==> flow/design.v <==
module Randomizer(input clk, input reset,input load,input wire[15:1] seed,
		input enable, input d,output reg q,output reg[15:1]check);
reg [15:1] r_reg;
reg[15:1] r_next;
reg out;
initial begin 
r_reg=15'b011011100010101;
end 
always @(posedge clk) 
begin
	check=r_reg;
	if(load)
	begin
		r_reg=seed;
	end
	if(reset)
	begin
		r_reg=15'b011011100010101;
	end
	if(enable)
	begin 
		out=r_reg[2]^r_reg[1];
		r_next={out,r_reg[15:2]};
		r_reg<=r_next;
	end
	q=out^d; 
end
endmodule
# --- From RTL to reports: Randomizer ---
# What the tools print for Randomizer, step after step.
# Line numbers count from 1 in the design file above.
# Cell names lack the library's common part.
setup:
  top_module: "Randomizer"
  clock: "clk"
  cell_library: "sky130hd"
  lib_corner: "tt_025C_1v80"

# --- Word level ---
# Yosys after proc, flatten, opt, wreduce and memory -nomap, before mapping. Enables and synchronous resets that opt folds into registers are not counted as muxes. Memory bits, and registers merged into a memory's read port (data or address), are not among the register bits. Print and check cells are not counted. Equal cells are merged and count once.
op_classes:
  mux: 4
  bitwise: 2
ops:
  columns: ["cell", "n"]
  rows:
  - ["two-way mux 15 bit", 3]
  - ["XOR 1 bit", 2]
  - ["two-way mux 1 bit", 1]
word_totals:
  reg_bits: 32
  in_bits: 20
  out_inout_bits: 16
  elab_cells: 10

# --- Longest topological paths ---
# Longest topological path by Yosys (ltp), each cell counted once; first at word level (registers and memories cut), then after technology mapping (sequential cells cut; the memories' decode and read muxes count).
depth:
  word_depth: 5
  ABC_AREA: 0
  ltp_mapped: 5
  ltp_nobuf: 3

# --- Synthesis result ---
# Yosys stat after the flow's synthesis: flattened, memories mapped to cells. It holds for the ABC_AREA given above (unset counts as 0); a run with the other value may have another netlist.
# Totals and module areas in this step are rounded.
mapped:
  cells: 91
  mapped_area_um2: 1130
  sequential_area_um2: 641
  ffs: 32
  buffers: 5
by_type:
  columns: ["type", "n", "type_area_um2"]
  rows:
  - ["dfxtp_1", 32, 640.614]
  - ["mux2i_1", 13, 130.125]
  - ["mux4_1", 2, 52.55]
  - ["a211oi_1", 5, 37.536]
  - ["o21a_1", 4, 30.029]
  - ["a2bb2oi_1", 3, 26.275]
  - ["buf_6", 2, 22.522]
  - ["nor2_1", 5, 18.768]
  - ["or2_2", 3, 18.768]
  - ["and2b_2", 2, 17.517]
  - ["xnor2_1", 2, 17.517]
  - ["a21oi_1", 3, 15.014]
  - ["a221oi_2", 1, 15.014]
  - ["a22oi_1", 2, 15.014]
  - ["and3b_4", 1, 12.512]
  - ["xor2_1", 1, 8.758]
  - ["a21boi_0", 1, 7.507]
  - ["a21o_1", 1, 7.507]
# Other cell types: 7; their cells: 8.

# --- Worst setup path after synthesis ---
# OpenSTA on the mapped netlist: ideal clock, no wires. The path of least setup slack (recovery checks aside). Input and output delay are each 20% of the period. Register names are those of the netlist, which keeps one name where synthesis merged equal registers.
synth_path:
  path_kind: "input -> register"
  startpoint: "in load"
  endpoint: "reg r_reg[10]"
  clock_period_ps: 1640
  input_delay_ps: 328
  setup_ps: 123
  launch_ps: 328
  arrival_time_ps: 1095
  required_ps: 1517
  setup_slack_ps: 422
  path_delay_ps: 890
  driving_pins: 2
  path_buffers: 0
  period_less_setup_slack_ps: 1218
# "path_delay_ps" = arrival - input delay + setup time.
# "driving_pins" counts driving pins, that of a launching flip-flop among them; a cell with two outputs on the path counts twice.
# "period_less_setup_slack_ps" is the clock period less the worst setup slack; recovery checks do not enter. This is arithmetic on one report: input and output delays are still those of the set period (20% each).
# The rows between start and end are the longest chain of elaborated cells between them; the timing report does not say that the signal goes this way. Where chains are equally long, one stands for them.
# Each line given opens the expression or statement behind the cell; cells for indexed reads and writes are added by Yosys, which also makes memories of some case tables.
# At most two assigning lines are given for a register; there are more.
synth_via:
  cell_sequence: "mux4_1 > or2_2"
  elab_chain_cells: 3
  cone_cells: 3
  cone_lines: 3
  classes_between: "mux (3)"
synth_rtl:
  columns: ["item", "line", "text"]
  rows:
  - ["start, declared", 1, "module Randomizer(input clk, input reset,input load,input wire[15:1] seed,"]
  - ["two-way mux 15 bit", 12, "if(load)"]
  - ["two-way mux 15 bit", 16, "if(reset)"]
  - ["two-way mux 15 bit", 20, "if(enable)"]
  - ["end, assigned", 14, "r_reg=seed;"]
  - ["end, assigned", 24, "r_reg<=r_next;"]
  - ["end, declared", 3, "reg [15:1] r_reg;"]

# --- Worst path after layout ---
# From the final timing report of flow run 1: the path of least setup slack in the routed layout; clock arrival at registers is part of the times.
# The path's times are printed in steps of 10 ps; the period is the one set.
layout_path:
  path_kind: "register -> register"
  startpoint: "reg r_reg[11]"
  endpoint: "reg r_reg[10]"
  clock_period_ps: 1150
  setup_ps: 100
  launch_ps: 330
  arrival_time_ps: 1360
  required_ps: 1360
  setup_slack_ps: 10
  driving_pins: 3
  path_buffers: 0
# The rows between start and end are the longest chain of elaborated cells between them; the timing report does not say that the signal goes this way. Where chains are equally long, one stands for them.
# At most two assigning lines are given for a register; there are more.
layout_via:
  cell_sequence: "dfxtp_1 > mux4_2 > or2_4"
  elab_chain_cells: 3
  cone_cells: 3
  cone_lines: 3
  classes_between: "mux (3)"
layout_rtl:
  columns: ["item", "line", "text"]
  rows:
  - ["start, declared", 3, "reg [15:1] r_reg;"]
  - ["start, assigned", 14, "r_reg=seed;"]
  - ["start, assigned", 24, "r_reg<=r_next;"]
  - ["two-way mux 15 bit", 12, "if(load)"]
  - ["two-way mux 15 bit", 16, "if(reset)"]
  - ["two-way mux 15 bit", 20, "if(enable)"]
  - ["end, assigned", 14, null]
  - ["end, assigned", 24, null]
  - ["end, declared", 3, null]

Add stored flow runs of Randomizer

Measured results for Randomizer: 2 stored runs of the Yosys and OpenROAD flow on sky130hd. The settings differ; the order carries no meaning. The constraints put input and output delay at 20% of the set period each and load the outputs with 0.01 pF.
"achieved_period_ps" = clock period - worst setup slack. The figure is calculated, with input and output delays left at 20% of the set period.
"worstPathTime_ps" is the time allowed to the run's worst setup path (the clock period less input and output delay, where it has them) less its slack. Clock arrival times count: a late capture clock shortens it, a late launch clock lengthens it.
"totalPower_mw": no workload was simulated; the value follows from the tool's default switching activity.
"worstPathTime_ps" is given in steps of 10 ps.
The results are shown rounded.

--- flow run 1 ---
==> flow/run.sh <==
#!/bin/bash
# the make line also repeats the synthesis and layout settings of config.mk as NAME=value (left out here)
make -C /OpenROAD-flow-scripts/flow DESIGN_CONFIG=/design/flow/config.mk WORK_HOME=/design/flow/orfs CLKGATE_MAP_FILE= finish
==> flow/config.mk <==
export PLATFORM = sky130hd
export DESIGN_NAME = Randomizer
export DESIGN_NICKNAME = Randomizer
export VERILOG_FILES = /design/flow/design.v
export SDC_FILE = /design/flow/constraint.sdc
export NUM_CORES = 4
export LEC_CHECK = 0
export CAP_MARGIN = 20
export CORE_MARGIN = 2
export CORE_UTILIZATION = 57
export SLEW_MARGIN = 20
==> flow/constraint.sdc <==
create_clock -name core_clock -period 1.15 [get_ports {clk}]
set_input_delay 0.2300 -clock core_clock [delete_from_list [all_inputs] [get_ports {clk}]]
set_output_delay 0.2300 -clock core_clock [all_outputs]
set_load 0.01 [all_outputs]

==> results, as YAML <==
results:
  achieved_period_ps: 1142
  worstPathTime_ps: 1140
  critical_path_kind: "register -> register"
  timing.setup.ws_ps: 8
  synth_chip_area_um2: 1130
  totalPower_mw: 2.46
  total_negative_slack_ps: 0
  die_area_um2: 2360
  final_util_frac: 0.896

--- flow run 2 ---
==> flow/run.sh <==
#!/bin/bash
# the make line also repeats the synthesis and layout settings of config.mk as NAME=value (left out here)
make -C /OpenROAD-flow-scripts/flow DESIGN_CONFIG=/design/flow/config.mk WORK_HOME=/design/flow/orfs CLKGATE_MAP_FILE= finish
==> flow/config.mk <==
export PLATFORM = sky130hd
export DESIGN_NAME = Randomizer
export DESIGN_NICKNAME = Randomizer
export VERILOG_FILES = /design/flow/design.v
export SDC_FILE = /design/flow/constraint.sdc
export NUM_CORES = 4
export LEC_CHECK = 0
export CAP_MARGIN = 20
export CELL_PAD_IN_SITES_DETAIL_PLACEMENT = 1
export CORE_MARGIN = 4
export CORE_UTILIZATION = 20
export GPL_ROUTABILITY_DRIVEN = 1
export PLACE_DENSITY_LB_ADDON = 0.06
export SETUP_SLACK_MARGIN = -0.07
export SLEW_MARGIN = 15
==> flow/constraint.sdc <==
create_clock -name core_clock -period 1.32 [get_ports {clk}]
set_input_delay 0.2640 -clock core_clock [delete_from_list [all_inputs] [get_ports {clk}]]
set_output_delay 0.2640 -clock core_clock [all_outputs]
set_load 0.01 [all_outputs]

==> results, as YAML <==
results:
  achieved_period_ps: 1319
  worstPathTime_ps: 1050
  critical_path_kind: "input -> register"
  timing.setup.ws_ps: 1
  synth_chip_area_um2: 1130
  totalPower_mw: 2.18
  total_negative_slack_ps: 0
  die_area_um2: 6920
  final_util_frac: 0.323
